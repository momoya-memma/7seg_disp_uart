==> flow/design.v <==
`timescale 1ns / 1ps
module convert_num_to_segment(
	input wire clk
	, input wire rst
	, input wire [3:0] num
	, output reg [6:0] segment);
    always @(posedge clk) begin 
        if(rst == 0) begin
            segment <= 0;
        end else begin
            segment <= segdec(num);
        end
    end
    function [6:0] segdec; 
        input [7:0] din;
        begin
            case(din)
                4'h0 : segdec = 7'b0111111;
                4'h1 : segdec = 7'b0000110;
                4'h2 : segdec = 7'b1011011;
                4'h3 : segdec = 7'b1001111;
                4'h4 : segdec = 7'b1100110;
                4'h5 : segdec = 7'b1101101;
                4'h6 : segdec = 7'b1111101;
                4'h7 : segdec = 7'b0100111;
                4'h8 : segdec = 7'b1111111;
                4'h9 : segdec = 7'b1101111;
                4'hA : segdec = 7'b1110111; 
                4'hB : segdec = 7'b1111100; 
                4'hC : segdec = 7'b0111001; 
                4'hD : segdec = 7'b1011110; 
                4'hE : segdec = 7'b1111001; 
                4'hF : segdec = 7'b1110001; 
                default:segdec = 7'b1000000;
            endcase
        end
    endfunction
endmodule
-- Reports on convert_num_to_segment
The steps from the RTL of convert_num_to_segment to its reports follow in flow order.
Line numbers count from 1 in the design file above.
Cell names lack the library's common part.
A cell with -- has no value.
- top: convert_num_to_segment
- clock port: clk
- library: sky130hd
- timing corner: tt_025C_1v80

-- After elaboration
Counts by Yosys on the flattened word-level netlist (proc, flatten, opt, wreduce; memories kept). Register bits leave out memories and registers merged into their read ports (data or address); mux counts leave out enables and synchronous resets folded into registers. Print and check cells are left out. Cells with the same type and inputs are merged into one.
Yosys's memory passes give these memory sizes; they may raise the number of words (mostly to a power of two), join words into wider ones and drop unused or constant bits.
- input bits at 6
- noted register bits: 0
- cells after elaboration at 2
- output and inout bits at 7
- noted bits in read-only memories: 112
- word width x clocked read ports: 7
- memories at 1
- reduce/logical cells at 1
- memories (memory ; depth ; width ; read ports ; write ports ; RTL line ; RTL):
    (no name shown) ; 16 ; 7 ; 1 ; 0 ; 17 ; case(din)
- operators by type and width (cell ; count):
    logical NOT 1 bit ; 1

-- Depth
Yosys ltp: most cells in a row. Word level: on the elaborated netlist, between registers, memories and ports. Mapped: between sequential cells and ports; inverters and the memories' decode and read muxes count.
- depth after elaboration at 1
- ABC_AREA at 0
- noted depth in mapped cells: 4
- gate-level depth less buffers: 4

-- Mapped cells and area
The flow's flattened synthesis, as Yosys stat reports it; memories are mapped. The netlist is that of the ABC_AREA named above (0 if unset); the other value can give another one.
Totals and module areas in this step are rounded.
- sequential part of the area: 0.0001401 mm2
- mapped cells at 41
- chip area (Yosys): 0.0004629 mm2
- noted buffer cells: 2
- flip-flops: 7
- cells by type (cell ; count):
    dfxtp_1 ; 7
    ha_1 ; 7
    o32ai_2 ; 3
    mux2_2 ; 2
    mux2_4 ; 1
    nor2b_4 ; 1
    buf_6 ; 1
    inv_1 ; 3
    o311a_2 ; 1
    and2b_4 ; 1
    a311oi_1 ; 1
    and2_4 ; 1
    and2b_2 ; 1
    a211oi_1 ; 1
    nand3b_1 ; 1
    nor3b_1 ; 1
    o31ai_1 ; 1
    nand2b_1 ; 1
Other cell types: 6; their cells: 6.

-- Timing after synthesis
OpenSTA on the mapped netlist: ideal clock, no wires. The path of least setup slack (recovery checks aside). Input and output delay are each 20% of the period. Register names are those of the netlist, which keeps one name where synthesis merged equal registers.
- path kind: input-to-reg
- start point: input port num[0]
- end point: register segment[4]
- stages on the path: 4
- noted external input delay: 206 ps
- arrival time at 889 ps
- data required time at 906 ps
- noted delay of the path: 807 ps
- launch time at the first pin: 206 ps
- setup slack at 17 ps
- period at 1030 ps
- noted buffers on the path: 0
- noted period reached after synthesis: 1013 ps
"delay of the path" is the arrival time less input delay plus setup time.
"stages on the path" counts driving pins, that of a launching flip-flop among them; a cell with two outputs on the path counts twice.
"period reached after synthesis" = period - worst setup slack (recovery checks aside). The figure is calculated, with input and output delays left at 20% of the set period.
- path through: inv_1 > ha_1 > nor2b_1 > o311a_2
- ends and longest elaborated chain, after synthesis (what ; RTL line ; RTL):
    from (decl) ; 5 ; , input wire [3:0] num
    to (decl) ; 6 ; , output reg [6:0] segment);
No chain of elaborated cells between the ends is given.

-- Timing after layout
From the final timing report of job 1: the path of least setup slack in the routed layout; clock arrival at registers is part of the times.
The report prints the path's times to 10 ps; the period is as set.
- path kind: input-to-reg
- start point: input port num[0]
- end point: register segment[1]
- arrival time at 1630 ps
- data required time at 1820 ps
- noted buffers on the path: 1
- setup slack at 190 ps
- launch time at the first pin: 330 ps
- period at 1670 ps
- noted external input delay: 330 ps
- stages on the path: 5
- path through: clkdlybuf4s50_1 > inv_1 > ha_1 > and2b_2 > o32ai_2
- ends and longest elaborated chain, after layout (what ; RTL line ; RTL):
    from (decl) ; 5 ; , input wire [3:0] num
    to (decl) ; 6 ; , output reg [6:0] segment);
No chain of elaborated cells between the ends is given.

Subject: flow runs of convert_num_to_segment

Hi,

Record of 2 stored runs of the RTL-to-layout flow on convert_num_to_segment, platform sky130hd. The runs are unordered. Constraints: input delay and output delay 20% of the set period each, output load 0.01 pF.
"achieved period" means the clock period less the worst setup slack. The figure is calculated, with input and output delays left at 20% of the set period.
"time of the worst setup path" means the part of the period allowed to the worst setup path (the constraints hold back 20% at inputs and 20% at outputs) less its slack; where the path has registers, the arrival times of their clocks count too.
"total power of the final layout" is the tool's figure for a default switching activity; nothing was simulated.
"time of the worst setup path" is known to 10 ps.
Values from the reports are rounded here.

Job 1

==> flow/run.sh <==
#!/bin/bash
# the make line also repeats the synthesis and layout settings of config.mk as NAME=value (left out here)
make -C /OpenROAD-flow-scripts/flow DESIGN_CONFIG=/design/flow/config.mk WORK_HOME=/design/flow/orfs CLKGATE_MAP_FILE= finish
==> flow/config.mk <==
export PLATFORM = sky130hd
export DESIGN_NAME = convert_num_to_segment
export DESIGN_NICKNAME = convert_num_to_segment
export VERILOG_FILES = /design/flow/design.v
export SDC_FILE = /design/flow/constraint.sdc
export NUM_CORES = 4
export LEC_CHECK = 0
export CAP_MARGIN = 5
export CELL_PAD_IN_SITES_DETAIL_PLACEMENT = 2
export CORE_MARGIN = 2
export CORE_UTILIZATION = 16
export CTS_CLUSTER_SIZE = 75
export GPL_ROUTABILITY_DRIVEN = 0
export GPL_TIMING_DRIVEN = 1
export HOLD_SLACK_MARGIN = 0.15
export MAX_ROUTING_LAYER = met5
export MIN_ROUTING_LAYER = met1
export SLEW_MARGIN = 35
==> flow/constraint.sdc <==
create_clock -name core_clock -period 1.67 [get_ports {clk}]
set_input_delay 0.3340 -clock core_clock [delete_from_list [all_inputs] [get_ports {clk}]]
set_output_delay 0.3340 -clock core_clock [all_outputs]
set_load 0.01 [all_outputs]

Measured in job 1:
- area inside the die boundary: 0.00334 mm2
- worst hold slack in the final report: 775 ps
- noted the post-route utilization: 24.3 %
- noted the total negative slack on setup checks: 0 ps
- standard-cell area after routing: 0.0006694 mm2
- total power of the final layout at 0.4587 mW
- time of the worst setup path: 1140 ps
- worst setup path kind: input-to-reg
- noted the synthesized cell area: 0.0004629 mm2
- achieved period at 1476 ps
- smallest setup slack: 194 ps

Job 2

==> flow/run.sh <==
#!/bin/bash
# the make line also repeats the synthesis and layout settings of config.mk as NAME=value (left out here)
make -C /OpenROAD-flow-scripts/flow DESIGN_CONFIG=/design/flow/config.mk WORK_HOME=/design/flow/orfs CLKGATE_MAP_FILE= finish
==> flow/config.mk <==
export PLATFORM = sky130hd
export DESIGN_NAME = convert_num_to_segment
export DESIGN_NICKNAME = convert_num_to_segment
export VERILOG_FILES = /design/flow/design.v
export SDC_FILE = /design/flow/constraint.sdc
export NUM_CORES = 4
export LEC_CHECK = 0
export CAP_MARGIN = 20
export CORE_MARGIN = 2
export CORE_UTILIZATION = 63
export CTS_CLUSTER_DIAMETER = 251
export HOLD_SLACK_MARGIN = -0.02
export PLACE_DENSITY = 0.43
export SETUP_SLACK_MARGIN = 0.39
export SLEW_MARGIN = 20
==> flow/constraint.sdc <==
create_clock -name core_clock -period 1.53 [get_ports {clk}]
set_input_delay 0.3060 -clock core_clock [delete_from_list [all_inputs] [get_ports {clk}]]
set_output_delay 0.3060 -clock core_clock [all_outputs]
set_load 0.01 [all_outputs]

Job 2: not finished: floorplanning ended with error PDN-0185.

Regards
