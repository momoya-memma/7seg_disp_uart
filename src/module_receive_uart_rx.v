==> flow/design.v <==
`timescale 1ns / 1ps
module receive_uart_rx(
	input wire clk
	, input wire rst 
	, input wire receive_signal
	, output reg [7:0] receive_data
	, output reg received_toggle_signal);
    parameter STATE_IDLE = 0;
    parameter STATE_1ST_NEGEDGE = 1;
    parameter STATE_FETCH_DATA = 2;
    parameter STATE_WAIT_1PERIOD = 3;
    parameter CLOCK_UART = 10416 ;  
    parameter CLOCK_UART_HALF = CLOCK_UART / 2;  
    reg [3:0] state;
    reg [16:0] uart_counter;
    reg [7:0] data_counter;
    reg [7:0] receive_data_buf;
    always @ (posedge clk) begin
        if(rst == 0) begin
            receive_data <= 8'b0;
            state <= 4'b0;
            uart_counter <= 17'b0;
            data_counter <= 8'b0; 
            received_toggle_signal <= 0; 
        end else begin
            if(state == STATE_IDLE) begin 
                if(receive_signal == 0) begin
                    state <= STATE_1ST_NEGEDGE;
                end
            end else if(state == STATE_1ST_NEGEDGE) begin 
                if(uart_counter > CLOCK_UART+CLOCK_UART_HALF) begin
                    state <= STATE_FETCH_DATA;
                    uart_counter <= 17'b0;
                end else begin
                    uart_counter <= uart_counter+ 17'b1;                
                end
            end else if(state == STATE_FETCH_DATA) begin
                if(data_counter == 4'h8) begin
                    data_counter <= 4'b0;
                    receive_data <= receive_data_buf;
                    received_toggle_signal <= ~received_toggle_signal;
                    state <= STATE_IDLE;
                end else begin
                    receive_data_buf[data_counter] <= receive_signal;
                    state <= STATE_WAIT_1PERIOD;
                end
            end else if(state == STATE_WAIT_1PERIOD) begin 
                if(uart_counter > CLOCK_UART) begin
                    data_counter <= data_counter+4'b1;
                    state <= STATE_FETCH_DATA;
                    uart_counter <= 17'b0;
                end else begin
                    uart_counter <= uart_counter+ 17'b1;                
                end
            end
        end
    end
endmodule
Step by step through the tools: receive_uart_rx. The steps from the RTL of receive_uart_rx to its reports follow in flow order. Line numbers count from 1 in the design file above. Operators: Yosys type, input widths -> output width; for muxes data width and select width s. Library cell names are shortened. The mark -- stands for no value.

Top: receive_uart_rx. Clock port: clk. Library: sky130hd. Corner: tt_025C_1v80.

Word-level counts. Source: Yosys, flattened and elaborated, memories not mapped. Widths are those after wreduce. Registers that Yosys merges into a memory's read port (data or address) are not register bits. Print and check cells do not count. Equal cells are merged and count once.

The figure for flip-flop bits (word level) is 46. For elaborated cells the number is 56.

The figure for add/subtract/negate cells is 3. For magnitude comparators the number is 2. The entry for equality and inequality tests reads 8. The figure for shift-type cells is 2. Multiplexer cells: 17. The figure for bitwise operators is 7. For reduce/logical cells the number is 11.

Operator list (count): $mux 17 (5); $gt 17x14->1 const B (2); $mux 8 (4); $mux 4 (7); $add 17x1->17 const B (1); $reduce_and 5->1 (2); $shift 1x9->8 (1); $shift 1x9->8 const A (1); $neg 8->9 (1); $eq 4x2->1 const B (2); $reduce_and 4->1 (2); $reduce_bool 4->1 (2); $add 8x1->8 const B (1); $eq 8x4->1 const B (1); $and 8x8->8 (1); $or 8x8->8 (1); $not 8->8 (1); $reduce_bool 2->1 (3); $not 1->1 (4); $ne 2x2->1 const B (2); $eq 4x1->1 const B (1); $logic_not 4->1 (1); $ne 3x2->1 const B (1); $reduce_and 3->1 (1); $ne 2x1->1 const B (1); $mux 2 (1).

Longest topological paths. Longest topological path by Yosys (ltp), each cell counted once; first at word level (registers and memories cut), then after technology mapping (sequential cells cut; the memories' decode and read muxes count).

Under depth after elaboration stands 6. The figure for ABC_AREA is 0. The entry for depth in mapped cells reads 9. Mapped depth without buffers: 7.

Mapped cells and area. Yosys stat after the flow's synthesis: flattened, memories mapped to cells. It holds for the ABC_AREA given above (unset counts as 0); a run with the other value may have another netlist. The area totals of this step are shown rounded.

The entry for cells in the netlist reads 265. The figure for synthesis area is 2422 um2. Sequential area: 1001 um2. The figure for flip-flops is 46.

Cell types: dfxtp_1 (count 38, total area 760.73 um2); edfxtp_1 (count 8, total area 240.23 um2); nor2_1 (count 39, total area 146.39 um2); mux2_2 (count 9, total area 101.347 um2); mux2i_1 (count 8, total area 80.077 um2); xnor2_1 (count 7, total area 61.309 um2); nand2_1 (count 16, total area 60.058 um2); nand3_1 (count 11, total area 55.053 um2); nor3_1 (count 11, total area 55.053 um2); xor2_1 (count 6, total area 52.55 um2); ha_1 (count 4, total area 50.048 um2); o21ai_0 (count 10, total area 50.048 um2); a21oi_1 (count 9, total area 45.043 um2); inv_1 (count 10, total area 37.536 um2); buf_6 (count 3, total area 33.782 um2); a31oi_1 (count 5, total area 31.28 um2); and3_1 (count 5, total area 31.28 um2); nand2b_1 (count 5, total area 31.28 um2).

Not listed: further types 37, cells in them 61.

Worst setup path after synthesis. Source: OpenSTA report_checks on the synthesized netlist (no wires, ideal clock, input and output delay 20% of the period each), path of least setup slack; recovery checks are left aside. Register names are those of the netlist, which keeps one name where synthesis merged equal registers.

Kind: register -> register. Start point: reg data_counter[0]. End point: reg receive_data_buf[0]. For clock period the number is 2.49 ns. Launch time at the first pin: 0.000 ns. Arrival time: 1.960 ns. Data required time: 2.230 ns. Path slack: 0.271 ns. Under path delay stands 2.220 ns. Under driving pins on the path stands 8. For buffers on the path the number is 1. Under synthesis period reached stands 2.219 ns.

"path delay" is the arrival time less input delay plus setup time. "driving pins on the path": output pins that drive a net of the path, with the launching flip-flop's if there is one; two outputs of one cell count as two. "synthesis period reached" is the clock period less the worst setup slack; recovery checks do not enter. This is arithmetic on one report: input and output delays are still those of the set period (20% each). The rows between start and end are the longest chain of elaborated cells between them; the timing report does not say that the signal goes this way. Where chains are equally long, one stands for them. Each line given opens the expression or statement behind the cell; cells for indexed reads and writes are added by Yosys, which also makes memories of some case tables. At most two assigning lines are given for a register; there are more. Ways into the end's enable are left out, as the timed path ends at the data pin.

Cell sequence: dfxtp_1 -> clkbuf_1 -> inv_1 -> ha_1 -> nor3_1 -> nand2_1 -> nor4_1 -> mux2_2. Under length of the longest elaborated chain stands 5. Elaborated cells on any way between the ends: 6. Under source lines of those cells stands 1. Classes of those cells: add/sub (1); shift (2); logic (3).

RTL lines, path after synthesis: from (decl) (line 16) `reg [7:0] data_counter;`; from (assign) (line 23) `data_counter <= 8'b0;`; from (assign) (line 49) `data_counter <= data_counter+4'b1;`; $neg 8->9 (line 44) `receive_data_buf[data_counter] <= receive_signal;`; $shift 1x9->8 (line 44); $not 8->8 (line 44); $and 8x8->8 (line 44); $or 8x8->8 (line 44); to (assign) (line 44); to (decl) (line 17) `reg [7:0] receive_data_buf;`.

Timing after layout. Path of least setup slack in the final report of run A (OpenROAD, finished layout, wires in). Where an end is a register, its clock arrival counts in the times.

Kind: register -> register. Start point: reg data_counter[1]. End point: reg data_counter[7]. For clock period the number is 3.15 ns. Launch time at the first pin: 0.29 ns. Arrival time: 2.67 ns. Data required time: 3.39 ns. Path slack: 0.73 ns. Under driving pins on the path stands 8. For buffers on the path the number is 0.

The rows between start and end are the longest chain of elaborated cells between them; the timing report does not say that the signal goes this way. Where chains are equally long, one stands for them. At most two assigning lines are given for a register; there are more.

Cell sequence: dfxtp_1 -> inv_1 -> ha_1 -> and4b_1 -> and3_2 -> nand2b_1 -> or4_1 -> nand2_1. Under length of the longest elaborated chain stands 4. Elaborated cells on any way between the ends: 8. Under source lines of those cells stands 5. Classes of those cells: add/sub (1); eq/ne (2); mux (4); reduce/logical (1).

RTL lines, path post-layout: from (decl) (line 16) `reg [7:0] data_counter;`; from (assign) (line 23) `data_counter <= 8'b0;`; from (assign) (line 49) `data_counter <= data_counter+4'b1;`; $add 8x1->8 (line 49); $mux 8 (line 48) `if(uart_counter > CLOCK_UART) begin`; $mux 8 (line 47) `end else if(state == STATE_WAIT_1PERIOD) begin`; $mux 8 (line 37) `end else if(state == STATE_FETCH_DATA) begin`; to (assign) (line 39) `data_counter <= 4'b0;`; to (assign) (line 49); to (decl) (line 16).

--- measured runs ---
Record of 2 stored runs of the RTL-to-layout flow on receive_uart_rx, platform sky130hd. The runs are unordered. Constraints: input delay and output delay 20% of the set period each, output load 0.01 pF. "period achieved" = clock period - worst setup slack. The figure is calculated, with input and output delays left at 20% of the set period. "time on the worst setup path" means the part of the period allowed to the worst setup path (the constraints hold back 20% at inputs and 20% at outputs) less its slack; where the path has registers, the arrival times of their clocks count too. By "power" is meant OpenSTA's value without simulated activity: inputs other than the clock are taken to toggle once in ten clock periods, and the tool carries that through the logic. The results are shown rounded.

Run A has these settings: period_ns 3.15; CORE_UTILIZATION 34; SETUP_SLACK_MARGIN 0.3; PLACE_DENSITY_LB_ADDON 0.13; CORE_ASPECT_RATIO 0.61; CORE_MARGIN 7; CELL_PAD_IN_SITES_DETAIL_PLACEMENT 2; ABC_AREA 0; CTS_CLUSTER_DIAMETER 208; CAP_MARGIN 0; SLEW_MARGIN 35; MAX_ROUTING_LAYER met5. The total negative slack on setup checks stands at 0.000 ns. The time on the worst setup path comes to 2.42 ns. Critical path type: register -> register. The worst hold slack in the final report stands at 0.503 ns. For the power the run shows 1177 uW. The worst setup slack after layout reads 0.725 ns. The netlist area reported by Yosys reads 2422 um2. The standard-cell area after layout reads 2741 um2. The period achieved stands at 2.425 ns. The utilization stands at 40.7%. The die area reads 9756 um2.

Run B has these settings: period_ns 1.83; CORE_UTILIZATION 43; SETUP_SLACK_MARGIN 0.5; PLACE_DENSITY_LB_ADDON 0.25; CORE_MARGIN 4; CELL_PAD_IN_SITES_GLOBAL_PLACEMENT 2; ABC_AREA 1; CTS_CLUSTER_DIAMETER 201; MIN_ROUTING_LAYER met1; CAP_MARGIN 20; SLEW_MARGIN 20. The period achieved stands at 1.800 ns. The netlist area reported by Yosys reads 2619 um2. The worst hold slack in the final report stands at 0.441 ns. For the power the run shows 1987 uW. The die area reads 7403 um2. The total negative slack on setup checks stands at 0.000 ns. The standard-cell area after layout reads 4323 um2. The utilization stands at 73.0%. The worst setup slack after layout reads 0.030 ns. The time on the worst setup path comes to 1.80 ns. Critical path type: register -> register.
--- end ---
